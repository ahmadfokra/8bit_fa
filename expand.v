==> flow/design.v <==
module bit_addr (
    input wire a,
    input wire b,
    input wire cin,
    output reg Sum,
    output reg cout
);
    always @(*) begin
        Sum = a ^ b ^ cin;        
        cout = (a & b) | (cin & (a ^ b));
    end
endmodule
module expand_8bit_addr (
    input wire clk,
    input wire reset_n,
    input wire [7:0] Value_a,
    input wire [7:0] Value_b,
    input wire Data_val,
    input wire [2:0] Des_address,
    input wire [7:0] Des_value,
    input wire Des_reg_valid,
    input wire  Des_wr_rd,
    output reg [7:0] Sum_result,
    output reg Sum_carry,
    output reg Data_ready,
    output reg [7:0] Des_rd_value
);
    wire [7:0] sum_wire;       
    wire [7:0] carry_wire;     
    wire [7:0] sum_wire1;       
    wire [7:0] carry_wire1;     
    reg [7:0] control_reg;     
    reg [7:0] offset_value;    
    reg [7:0] general_purpose;  
    bit_addr fa0 (.a(Value_a[0]), .b(Value_b[0]), .cin(1'b0),         .Sum(sum_wire[0]), .cout(carry_wire[0]));
    bit_addr fa1 (.a(Value_a[1]), .b(Value_b[1]), .cin(carry_wire[0]), .Sum(sum_wire[1]), .cout(carry_wire[1]));
    bit_addr fa2 (.a(Value_a[2]), .b(Value_b[2]), .cin(carry_wire[1]), .Sum(sum_wire[2]), .cout(carry_wire[2]));
    bit_addr fa3 (.a(Value_a[3]), .b(Value_b[3]), .cin(carry_wire[2]), .Sum(sum_wire[3]), .cout(carry_wire[3]));
    bit_addr fa4 (.a(Value_a[4]), .b(Value_b[4]), .cin(carry_wire[3]), .Sum(sum_wire[4]), .cout(carry_wire[4]));
    bit_addr fa5 (.a(Value_a[5]), .b(Value_b[5]), .cin(carry_wire[4]), .Sum(sum_wire[5]), .cout(carry_wire[5]));
    bit_addr fa6 (.a(Value_a[6]), .b(Value_b[6]), .cin(carry_wire[5]), .Sum(sum_wire[6]), .cout(carry_wire[6]));
    bit_addr fa7 (.a(Value_a[7]), .b(Value_b[7]), .cin(carry_wire[6]), .Sum(sum_wire[7]), .cout(carry_wire[7]));
    bit_addr fa8 (.a(sum_wire[0]), .b(offset_value[0]), .cin(carry_wire[7]),         .Sum(sum_wire1[0]), .cout(carry_wire1[0]));
    bit_addr fa9 (.a(sum_wire[1]), .b(offset_value[1]), .cin(carry_wire1[0]), .Sum(sum_wire1[1]), .cout(carry_wire1[1]));
    bit_addr fa10 (.a(sum_wire[2]), .b(offset_value[2]), .cin(carry_wire1[1]), .Sum(sum_wire1[2]), .cout(carry_wire1[2]));
    bit_addr fa11 (.a(sum_wire[3]), .b(offset_value[3]), .cin(carry_wire1[2]), .Sum(sum_wire1[3]), .cout(carry_wire1[3]));
    bit_addr fa12 (.a(sum_wire[4]), .b(offset_value[4]), .cin(carry_wire1[3]), .Sum(sum_wire1[4]), .cout(carry_wire1[4]));
    bit_addr fa13 (.a(sum_wire[5]), .b(offset_value[5]), .cin(carry_wire1[4]), .Sum(sum_wire1[5]), .cout(carry_wire1[5]));
    bit_addr fa14 (.a(sum_wire[6]), .b(offset_value[6]), .cin(carry_wire1[5]), .Sum(sum_wire1[6]), .cout(carry_wire1[6]));
    bit_addr fa15 (.a(sum_wire[7]), .b(offset_value[7]), .cin(carry_wire1[6]), .Sum(sum_wire1[7]), .cout(carry_wire1[7]));
    always @(posedge clk or negedge reset_n) begin
        if (!reset_n) begin
            Sum_result <= 8'b0;
            Sum_carry <= 1'b0;
            Data_ready <= 1'b0;
        end else begin
 		if(Des_reg_valid) begin  
			if(Des_wr_rd) begin  
 			case (Des_address)
                	    3'b000:  
                 		 control_reg <= Des_value;
                   	    3'b001:   
                                 offset_value <= Des_value;
                            3'b010:   
                                 general_purpose <= Des_value;
                        default: ;
                 endcase
		         end else begin  
                         case (Des_address)
                	    3'b000:  
                 		Des_rd_value <= control_reg;
                   	    3'b001:   
                                 Des_rd_value <=offset_value ;
                            3'b010:   
                                 Des_rd_value <=general_purpose ;
                        default: ;
                 endcase
		end 
		end else begin  
                     if(!Data_val)begin 
			 Sum_result <= 8'b0;
                         Sum_carry <= 1'b0;
                         Data_ready <= 1'b0;
 			end else begin  
				if(!control_reg[0])begin  
                                     Sum_result <= sum_wire;
                                     Sum_carry <= carry_wire[7];
                                     Data_ready <= 1'b1;
                               end else begin 
                                     Sum_result <= sum_wire1;
                                     Sum_carry <= carry_wire1[7];
                                     Data_ready <= 1'b1;
                                     end
                          end
                        end 
                      end 
end 
endmodule
### Reports on expand_8bit_addr

What the tools print for expand_8bit_addr, step after step.
Line numbers count from 1 in the design file above.
Operators: Yosys type, input widths -> output width; for muxes data width and select width s.
The mark n/a stands for no value.

| set-up | value |
|---|---|
| top module | expand_8bit_addr |
| clock input | clk |
| cell library | sky130hd |
| timing corner | tt_025C_1v80 |

### Word-level counts

Yosys after proc, flatten, opt, wreduce and memory -nomap, before mapping. Memory bits, and registers merged into a memory's read port (data or address), are not among the register bits. Print and check cells are not counted. Equal cells are merged and count once.

| operators by class | value |
|---|---|
| bitwise operators | 78 |
| reductions and logical operators | 6 |
| eq/ne operators | 2 |
| mux-type cells | 6 |

Operators by type and width:

| operator | number |
|---|---|
| $and 1x1->1 | 31 |
| $xor 1x1->1 | 31 |
| $pmux 8 s3 | 1 |
| $reduce_and 4->1 | 4 |
| $mux 8 | 2 |
| $or 1x1->1 | 15 |
| $eq 3x1->1 const B | 1 |
| $eq 3x2->1 const B | 1 |
| $logic_not 3->1 | 1 |
| $reduce_bool 3->1 | 1 |
| $mux 1 | 3 |
| $not 1->1 | 1 |

| word-level totals | value |
|---|---|
| output and inout port bits | 18 |
| bits in registers | 42 |
| word-level cells | 99 |

### Longest topological paths

Yosys ltp: most cells in a row. Word level: on the elaborated netlist, between registers, memories and ports. Mapped: between sequential cells and ports; inverters and the memories' decode and read muxes count.

| logic depth | value |
|---|---|
| depth in word-level cells | 33 |
| ABC_AREA | 0 |
| mapped depth | 24 |
| gate-level depth less buffers | 24 |

### Netlist

Yosys stat after the flow's synthesis: flattened, memories mapped to cells. It holds for the ABC_AREA given above (unset counts as 0); a run with the other value may have another netlist.

Cells by type:

| cell | number |
|---|---|
| sky130_fd_sc_hd__edfxtp_1 | 32 |
| sky130_fd_sc_hd__fa_1 | 15 |
| sky130_fd_sc_hd__dfrtp_1 | 10 |
| sky130_fd_sc_hd__inv_1 | 28 |
| sky130_fd_sc_hd__o32ai_1 | 7 |
| sky130_fd_sc_hd__o21ai_0 | 10 |
| sky130_fd_sc_hd__nand2_1 | 13 |
| sky130_fd_sc_hd__a211oi_1 | 6 |
| sky130_fd_sc_hd__buf_6 | 4 |
| sky130_fd_sc_hd__nor2_1 | 12 |
| sky130_fd_sc_hd__nor3_1 | 8 |
| sky130_fd_sc_hd__o21a_1 | 5 |
| sky130_fd_sc_hd__a21oi_1 | 7 |
| sky130_fd_sc_hd__mux2_2 | 2 |
| sky130_fd_sc_hd__a221oi_1 | 2 |
| sky130_fd_sc_hd__buf_4 | 2 |
| sky130_fd_sc_hd__nand2b_4 | 1 |
| sky130_fd_sc_hd__ha_1 | 1 |

Other cell types: 11; their cells: 13.

| mapped netlist | value |
|---|---|
| cell area after synthesis | 2189.6 um^2 |
| mapped cells | 178 |
| flip-flops | 42 |
| buffer cells | 8 |

By module: a second synthesis without flattening, with its own total; a netlist apart from the flattened one above.

| second synthesis, totals | value |
|---|---|
| cells (unflattened synthesis) | 155 |
| area total of the unflattened synthesis | 2173.3 um^2 |

Each row is one instance without its submodules.

By module:

| module | times used | sequential area (um^2) | cells | area (um^2) |
|---|---|---|---|---|
| expand_8bit_addr | 1 | 1211.2 | 139 | 1853.0 |
| bit_addr | 16 | 0.0 | 1 | 20.0 |

### Timing after synthesis

Source: OpenSTA report_checks on the synthesized netlist (no wires, ideal clock, input and output delay 20% of the period each), path of least setup slack; recovery checks are left aside. Register names are those of the netlist, which keeps one name where synthesis merged equal registers.

| path post-synthesis | value |
|---|---|
| kind | input to register |
| start | in Value_a[0] |
| end | reg Sum_result[7] |
| period | 9.46 ns |
| arrival time | 6.988 ns |
| stages | 24 |
| path delay | 5.229 ns |
| path slack | 2.339 ns |
| buffers on the path | 0 |
| time at the first pin | 1.892 ns |
| synthesis period reached | 7.121 ns |

"path delay" = arrival - input delay + setup time.
"stages": output pins that drive a net of the path, with the launching flip-flop's if there is one; two outputs of one cell count as two.
"synthesis period reached" is the clock period less the worst setup slack; recovery checks do not enter. This is arithmetic on one report: input and output delays are still those of the set period (20% each).
The rows between start and end are the longest chain of elaborated cells between them; the timing report does not say that the signal goes this way. Where chains are equally long, one stands for them.
Each line given opens the expression or statement behind the cell; cells for indexed reads and writes are added by Yosys, which also makes memories of some case tables.
At most two assigning lines are given for a register; there are more.

| on the way, post-synthesis | value |
|---|---|
| path through | sky130_fd_sc_hd__ha_1 -> sky130_fd_sc_hd__inv_1 -> sky130_fd_sc_hd__fa_1 -> sky130_fd_sc_hd__fa_1 -> sky130_fd_sc_hd__fa_1 -> sky130_fd_sc_hd__fa_1 -> sky130_fd_sc_hd__inv_1 -> sky130_fd_sc_hd__fa_1 -> sky130_fd_sc_hd__fa_1 -> sky130_fd_sc_hd__inv_1 -> sky130_fd_sc_hd__fa_1 -> sky130_fd_sc_hd__inv_1 -> sky130_fd_sc_hd__fa_1 -> sky130_fd_sc_hd__fa_1 -> sky130_fd_sc_hd__fa_1 -> sky130_fd_sc_hd__fa_1 -> sky130_fd_sc_hd__fa_1 -> sky130_fd_sc_hd__inv_1 -> sky130_fd_sc_hd__fa_1 -> sky130_fd_sc_hd__fa_1 -> sky130_fd_sc_hd__inv_1 -> sky130_fd_sc_hd__fa_1 -> sky130_fd_sc_hd__a21oi_1 -> sky130_fd_sc_hd__o21ai_0 |
| cells in the longest elaborated chain | 32 |
| elaborated cells on any way between the ends | 55 |
| those cells by class | 2 x mux; 53 x logic |

RTL lines, path post-synthesis:

| what | RTL line | RTL |
|---|---|---|
| start, declared | 16 | `input wire [7:0] Value_a,` |
| $and 1x1->1 (2 in a row) | 10 | `cout = (a & b) \| (cin & (a ^ b));` |
| $or 1x1->1 | 10 |  |
| $and 1x1->1 | 10 |  |
| $or 1x1->1 | 10 |  |
| $and 1x1->1 | 10 |  |
| $or 1x1->1 | 10 |  |
| $and 1x1->1 | 10 |  |
| [17 not listed] | n/a |  |
| $and 1x1->1 | 10 |  |
| $or 1x1->1 | 10 |  |
| $and 1x1->1 | 10 |  |
| $or 1x1->1 | 10 |  |
| $xor 1x1->1 | 9 | `Sum = a ^ b ^ cin;` |
| $mux 8 | 85 | `if(!control_reg[0])begin` |
| $mux 8 | 80 | `if(!Data_val)begin` |
| end, assigned | 86 | `Sum_result <= sum_wire;` |
| end, assigned | 90 | `Sum_result <= sum_wire1;` |
| end, declared | 23 | `output reg [7:0] Sum_result,` |

### Path in the finished layout

From the final timing report of record 1: the path of least setup slack in the routed layout; clock arrival at registers is part of the times.

| path after layout | value |
|---|---|
| kind | input to register |
| start | in Value_b[0] |
| end | reg Sum_result[7] |
| time at the first pin | 1.56 ns |
| buffers on the path | 1 |
| path slack | 1.30 ns |
| period | 7.79 ns |
| stages | 25 |
| arrival time | 6.65 ns |

The rows between start and end are the longest chain of elaborated cells between them; the timing report does not say that the signal goes this way. Where chains are equally long, one stands for them.
At most two assigning lines are given for a register; there are more.

| on the way, after layout | value |
|---|---|
| path through | sky130_fd_sc_hd__buf_6 -> sky130_fd_sc_hd__ha_4 -> sky130_fd_sc_hd__inv_2 -> sky130_fd_sc_hd__fa_2 -> sky130_fd_sc_hd__fa_2 -> sky130_fd_sc_hd__fa_2 -> sky130_fd_sc_hd__fa_2 -> sky130_fd_sc_hd__inv_2 -> sky130_fd_sc_hd__fa_2 -> sky130_fd_sc_hd__fa_2 -> sky130_fd_sc_hd__inv_2 -> sky130_fd_sc_hd__fa_2 -> sky130_fd_sc_hd__inv_2 -> sky130_fd_sc_hd__fa_2 -> sky130_fd_sc_hd__fa_2 -> sky130_fd_sc_hd__fa_2 -> sky130_fd_sc_hd__fa_2 -> sky130_fd_sc_hd__fa_2 -> sky130_fd_sc_hd__inv_2 -> sky130_fd_sc_hd__fa_2 -> sky130_fd_sc_hd__fa_2 -> sky130_fd_sc_hd__inv_2 -> sky130_fd_sc_hd__fa_1 -> sky130_fd_sc_hd__a21oi_1 -> sky130_fd_sc_hd__o21ai_1 |
| cells in the longest elaborated chain | 32 |
| elaborated cells on any way between the ends | 55 |
| those cells by class | 2 x mux; 53 x logic |

RTL lines, path after layout:

| what | RTL line | RTL |
|---|---|---|
| start, declared | 17 | `input wire [7:0] Value_b,` |
| $and 1x1->1 (2 in a row) | 10 | `cout = (a & b) \| (cin & (a ^ b));` |
| $or 1x1->1 | 10 |  |
| $and 1x1->1 | 10 |  |
| $or 1x1->1 | 10 |  |
| $and 1x1->1 | 10 |  |
| $or 1x1->1 | 10 |  |
| $and 1x1->1 | 10 |  |
| [17 not listed] | n/a |  |
| $and 1x1->1 | 10 |  |
| $or 1x1->1 | 10 |  |
| $and 1x1->1 | 10 |  |
| $or 1x1->1 | 10 |  |
| $xor 1x1->1 | 9 | `Sum = a ^ b ^ cin;` |
| $mux 8 | 85 | `if(!control_reg[0])begin` |
| $mux 8 | 80 | `if(!Data_val)begin` |
| end, assigned | 86 | `Sum_result <= sum_wire;` |
| end, assigned | 90 | `Sum_result <= sum_wire1;` |
| end, declared | 23 | `output reg [7:0] Sum_result,` |

Top module expand_8bit_addr; platform sky130hd; tools Yosys and OpenROAD; 2 stored runs in no particular order. Input and output delays are each 20% of the period that was set; the output load is 0.01 pF.
"achieved clock period" means the clock period less the worst setup slack. The figure is calculated, with input and output delays left at 20% of the set period.
"worst setup path time": the worst setup path's part of the clock period (all of it between registers, 20% less for each end at a port) less its slack. A launch clock that arrives late makes it longer, a capture clock that arrives late makes it shorter.
"total power of the final layout": no workload was simulated; the value follows from the tool's default switching activity.

#### Record 1

| setting | value |
|---|---|
| period_ns | `7.79` |
| SETUP_SLACK_MARGIN | `1.22` |
| CAP_MARGIN | `20` |
| CORE_MARGIN | `2` |
| CORE_UTILIZATION | `40` |
| SLEW_MARGIN | `20` |

| result | value |
|---|---|
| utilization in the final report | 55.1% |
| worst setup path time | 4.93 ns |
| kind of the worst setup path | input to register |
| standard-cell area after layout | 2869.0 um^2 |
| post-synthesis cell area | 2189.6 um^2 |
| post-route worst hold slack | 0.488 ns |
| total negative slack on setup checks | 0.000 ns |
| die area | 6081.7 um^2 |
| worst slack on setup checks | 1.304 ns |
| achieved clock period | 6.486 ns |
| total power of the final layout | 508.3 uW |

#### Record 2

| setting | value |
|---|---|
| period_ns | `10.7` |
| CORE_UTILIZATION | `44` |
| SETUP_SLACK_MARGIN | `1.89` |
| PLACE_DENSITY_LB_ADDON | `0.13` |
| HOLD_SLACK_MARGIN | `0.12` |
| GPL_ROUTABILITY_DRIVEN | `0` |
| CAP_MARGIN | `10` |
| CORE_MARGIN | `2` |
| SLEW_MARGIN | `20` |

| result | value |
|---|---|
| utilization in the final report | 58.9% |
| worst setup path time | 5.73 ns |
| kind of the worst setup path | input to register |
| standard-cell area after layout | 2800.2 um^2 |
| post-synthesis cell area | 2189.6 um^2 |
| post-route worst hold slack | 0.480 ns |
| total negative slack on setup checks | 0.000 ns |
| die area | 5557.0 um^2 |
| worst slack on setup checks | 2.833 ns |
| achieved clock period | 7.867 ns |
| total power of the final layout | 363.9 uW |
